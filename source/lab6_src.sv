==> flow/design.v <==
module SevenSegmentDisplay(
    input logic [3:0] num,
    input logic [2:0] sel,
    input logic clk, reset, write,
    output logic [7:0] anode,
    output logic [6:0] cathode
);
    logic [3:0] digit_values[0:7];
    integer i;
    always_ff @(posedge clk or posedge reset) begin
        if(reset) begin
            for(i = 0; i < 8; i++) begin
                digit_values[i] <= 4'b0000;
            end
        end
        else begin
            if (write) begin
                case(sel)
                    3'b000: digit_values[0] <= num;
                    3'b001: digit_values[1] <= num;
                    3'b010: digit_values[2] <= num;
                    3'b011: digit_values[3] <= num;
                    3'b100: digit_values[4] <= num;
                    3'b101: digit_values[5] <= num;
                    3'b110: digit_values[6] <= num;
                    3'b111: digit_values[7] <= num;
                endcase
            end
            else begin
                case(sel)
                    3'b000: begin 
                        anode <= 8'b11111110;
                        cathode <= get_cathode_value(digit_values[0]);
                    end
                    3'b001: begin 
                        anode <= 8'b11111101;
                        cathode <= get_cathode_value(digit_values[1]);
                    end
                    3'b010: begin 
                        anode <= 8'b11111011;
                        cathode <= get_cathode_value(digit_values[2]);
                    end
                    3'b011: begin 
                        anode <= 8'b11110111;
                        cathode <= get_cathode_value(digit_values[3]);
                    end 
                    3'b100: begin 
                        anode <= 8'b11101111;
                        cathode <= get_cathode_value(digit_values[4]);
                    end
                    3'b101: begin 
                        anode <= 8'b11011111;
                        cathode <= get_cathode_value(digit_values[5]);
                    end 
                    3'b110: begin 
                        anode <= 8'b10111111;
                        cathode <= get_cathode_value(digit_values[6]);
                    end
                    3'b111: begin 
                        anode <= 8'b01111111;
                        cathode <= get_cathode_value(digit_values[7]);
                    end
                endcase
            end
        end
    end
    function logic [6:0] get_cathode_value;
        input logic [3:0] digit;
        begin
            case(digit)
                4'b0000: get_cathode_value = 7'b0000001;
                4'b0001: get_cathode_value = 7'b1001111;
                4'b0010: get_cathode_value = 7'b0010010;
                4'b0011: get_cathode_value = 7'b0000110;
                4'b0100: get_cathode_value = 7'b1001100;
                4'b0101: get_cathode_value = 7'b0100100;
                4'b0110: get_cathode_value = 7'b0100000;
                4'b0111: get_cathode_value = 7'b0001111;
                4'b1000: get_cathode_value = 7'b0000000;
                4'b1001: get_cathode_value = 7'b0000100;
                4'b1010: get_cathode_value = 7'b0001000;
                4'b1011: get_cathode_value = 7'b1100000;
                4'b1100: get_cathode_value = 7'b0110001;
                4'b1101: get_cathode_value = 7'b1000010;
                4'b1110: get_cathode_value = 7'b0110000;
                4'b1111: get_cathode_value = 7'b0111000;
                default: get_cathode_value = 7'b0000000;
            endcase
        end
    endfunction
endmodule
# From RTL to reports: SevenSegmentDisplay

The steps from the RTL of SevenSegmentDisplay to its reports follow in flow order.
Line numbers count from 1 in the design file above.
Operators: Yosys type, input widths -> output width; for muxes data width and select width s.
Cell names lack the library's common part.
Not given: --

Design top: SevenSegmentDisplay
Clock input: clk
Cell library: sky130hd
Library corner: tt_025C_1v80

# After elaboration

Counts by Yosys on the flattened word-level netlist (proc, flatten, opt, wreduce). Print and check cells are left out. Cells with the same type and inputs are merged into one.
Yosys's memory passes give these memory sizes; they may raise the number of words (mostly to a power of two), join words into wider ones and drop unused or constant bits.

Equality and inequality tests: 7
Add/sub/neg operators: 0
Multipliers: 0
Reductions and logical operators: 10
Bitwise logic cells: 2
Order comparisons: 0
Muxes and demuxes: 2
Div/mod/pow operators: 0
Shift-type cells: 0

Operators with widths:

| cell               | count |
| $pmux 8 s8         | 1 |
| $pmux 7 s8         | 1 |
| $reduce_and 2->1   | 9 |
| $eq 3x3->1 const B | 4 |
| $eq 3x2->1 const B | 2 |
| $eq 3x1->1 const B | 1 |
| $logic_not 3->1    | 1 |
| $not 1->1          | 2 |

RAM bits: 0
Bits in registers: 47
Input bits: 10
Output and inout bits: 15
Word width x clocked read ports: 0
Memory bits (read-only): 896
Elaborated cells: 39
Latch bits: 0
Memories kept: 8

Memory list:

| memory           | words | bits a word | rd ports | write ports | line | RTL |
| (name not given) | 16    | 7           | 1        | 0           | 70   | `case(digit)` |
| (name not given) | 16    | 7           | 1        | 0           | 70   |  |
| (name not given) | 16    | 7           | 1        | 0           | 70   |  |
| (name not given) | 16    | 7           | 1        | 0           | 70   |  |
| (name not given) | 16    | 7           | 1        | 0           | 70   |  |
| (name not given) | 16    | 7           | 1        | 0           | 70   |  |

Memories not listed: 2.

# Depth

Longest topological path by Yosys (ltp), each cell counted once; first at word level (registers and memories cut), then after technology mapping (sequential cells cut; the memories' decode and read muxes count).

Word-level depth: 2
ABC_AREA: 0
Depth in mapped cells: 8
Gate-level depth less buffers: 7

# Netlist

Source: synth_stat.txt of the flow (Yosys; design flattened, memories mapped). It holds for the ABC_AREA given above (unset counts as 0); a run with the other value may have another netlist.

Cell types:

| cell     | count | area in all (um^2) |
| dfrtp_1  | 32    | 800.768 |
| ha_1     | 55    | 688.16 |
| edfxtp_1 | 15    | 450.432 |
| a21oi_1  | 40    | 200.192 |
| nand2_1  | 40    | 150.144 |
| mux2_2   | 13    | 146.39 |
| o21ai_0  | 25    | 125.12 |
| a211oi_1 | 15    | 112.608 |
| mux2_1   | 10    | 112.608 |
| nor2_1   | 29    | 108.854 |
| nand2b_1 | 17    | 106.352 |
| inv_1    | 25    | 93.84 |
| nor2b_1  | 12    | 75.072 |
| mux4_2   | 3     | 67.565 |
| buf_2    | 11    | 55.053 |
| nand3_1  | 11    | 55.053 |
| a311oi_1 | 6     | 52.55 |
| o211ai_1 | 7     | 52.55 |

Not listed: further types 40, cells in them 88.

Buffers: 23
Flip-flop cells: 47
Cell area after synthesis: 0.0040514 mm^2
Sequential area: 0.0012512 mm^2
Standard cells after synthesis: 454

# Worst setup path after synthesis

Source: OpenSTA report_checks on the synthesized netlist (no wires, ideal clock, input and output delay 20% of the period each), path of least setup slack; recovery checks are left aside. Register names are those of the netlist, which keeps one name where synthesis merged equal registers.

Kind: input -> register
From: input sel[0]
To: register cathode[5]
Library setup time: 0.268 ns
Buffers on the path: 2
Clock period: 3.87 ns
Setup slack: 1.762 ns
Input delay: 0.774 ns
Arrival: 1.840 ns
Path delay: 1.334 ns
Driving pins on the path: 7
Time at the first pin: 0.774 ns
Data required time: 3.602 ns
Period reached after synthesis: 2.108 ns

"path delay" is the arrival time less input delay plus setup time.
"driving pins on the path" counts driving pins, that of a launching flip-flop among them; a cell with two outputs on the path counts twice.
"period reached after synthesis" = period - worst setup slack (recovery checks aside). The figure is calculated, with input and output delays left at 20% of the set period.
Between the ends stands the longest chain of elaborated cells between them, by number of cells; it is not shown to be the way that was timed. Of several equally long chains one is given.
Each line given opens the expression or statement behind the cell; cells for indexed reads and writes are added by Yosys, which also makes memories of some case tables.
At most two assigning lines are given for a register; there are more.

Path through: buf_2 > and3b_1 > buf_2 > o21ai_2 > o32ai_1 > a2111oi_0 > a21oi_1
Length of the longest elaborated chain: 2
Elaborated cells on any way between the ends: 9
Those cells by class: eq/ne (7); mux (1); reduce/logical (1)

Ends and longest elaborated chain, after synthesis:

| item            | line | RTL |
| start, declared | 3    | `input logic [2:0] sel,` |
| $eq 3x3->1      | 30   | `case(sel)` |
| $pmux 7 s8      | 30   |  |
| end, assigned   | 33   | `cathode <= get_cathode_value(digit_values[0]);` |
| end, assigned   | 37   | `cathode <= get_cathode_value(digit_values[1]);` |
| end, declared   | 6    | `output logic [6:0] cathode` |

# Worst path after layout

Path of least setup slack in the final report of flow run 2 (OpenROAD, finished layout, wires in). Where an end is a register, its clock arrival counts in the times.

Kind: register -> register
From: register digit_values[1][0]
To: register cathode[3]
Driving pins on the path: 8
Setup slack: 0.29 ns
Clock period: 2.56 ns
Time at the first pin: 0.29 ns
Arrival: 2.31 ns
Library setup time: 0.25 ns
Data required time: 2.60 ns
Buffers on the path: 0

Between the ends stands the longest chain of elaborated cells between them, by number of cells; it is not shown to be the way that was timed. Of several equally long chains one is given.
The chain passes a memory read, where the word-level depth is cut; so it can be longer than that depth.
At most two assigning lines are given for a register; there are more.

Path through: dfrtp_1 > inv_1 > ha_1 > inv_1 > mux4_2 > a22oi_2 > nand3_1 > or3_1
Length of the longest elaborated chain: 2
Elaborated cells on any way between the ends: 2
Source lines of those cells: 2
Those cells by class: mux (1); memory (1)

Ends and longest elaborated chain, after layout:

| item            | line | RTL |
| start, declared | 8    | `logic [3:0] digit_values[0:7];` |
| start, assigned | 13   | `digit_values[i] <= 4'b0000;` |
| start, assigned | 20   | `3'b001: digit_values[1] <= num;` |
| $mem_v2 16x7    | 70   | `case(digit)` |
| $pmux 7 s8      | 30   | `case(sel)` |
| end, assigned   | 33   | `cathode <= get_cathode_value(digit_values[0]);` |
| end, assigned   | 37   | `cathode <= get_cathode_value(digit_values[1]);` |
| end, declared   | 6    | `output logic [6:0] cathode` |

==> runs of SevenSegmentDisplay <==
Design SevenSegmentDisplay on sky130hd. What follows are 2 stored runs of the flow, each under its own settings; their order means nothing. The constraints put input and output delay at 20% of the set period each and load the outputs with 0.01 pF.
By "period achieved" is meant the clock period of the run minus its worst setup slack. This is arithmetic on one report: input and output delays are still those of the set period (20% each).
By "time of the worst setup path" is meant the share of the clock period that the worst setup path is allowed (20% is reserved at inputs, 20% at outputs), minus its slack. Clock arrival times at its registers enter into it.
"power consumption" rests on the timing tool's default activity at the inputs, not on a simulated workload.
A setting shown as n/a is not set for that run.
Results: n/a = not shown.

| name                                          | flow run 1 | flow run 2           |
| period_ns                                     | 1.23       | 2.56                 |
| CORE_UTILIZATION                              | 61         | 38                   |
| SETUP_SLACK_MARGIN                            | 0.24       | 0.27                 |
| CORE_MARGIN                                   | 8          | 6                    |
| CELL_PAD_IN_SITES_GLOBAL_PLACEMENT            | 1          | n/a                  |
| ABC_AREA                                      | 0          | n/a                  |
| CTS_CLUSTER_DIAMETER                          | 274        | 61                   |
| CAP_MARGIN                                    | 15         | 35                   |
| SLEW_MARGIN                                   | 10         | 30                   |
| MIN_ROUTING_LAYER                             | met2       | n/a                  |
| MAX_ROUTING_LAYER                             | met5       | n/a                  |
| PLACE_DENSITY                                 | n/a        | 0.55                 |
| CELL_PAD_IN_SITES_DETAIL_PLACEMENT            | n/a        | 1                    |
| GPL_TIMING_DRIVEN                             | n/a        | 1                    |
| time of the worst setup path (ns)             | n/a        | 2.27                 |
| type of the worst setup path                  | n/a        | register -> register |
| total negative slack on setup checks (ns)     | n/a        | 0.000                |
| period achieved (ns)                          | n/a        | 2.271                |
| utilization after layout (%)                  | n/a        | 44.8                 |
| power consumption (mW)                        | n/a        | 2.932                |
| setup slack of the worst path (ns)            | n/a        | 0.289                |
| overall die area (mm^2)                       | n/a        | 0.0132837            |
| standard-cell area of the final layout (mm^2) | n/a        | 0.0046269            |
| smallest hold slack (ns)                      | n/a        | 0.628                |
| cell area after synthesis (mm^2)              | n/a        | 0.0040514            |

Flow run 1: no final report: routing broke off with DPL-0038
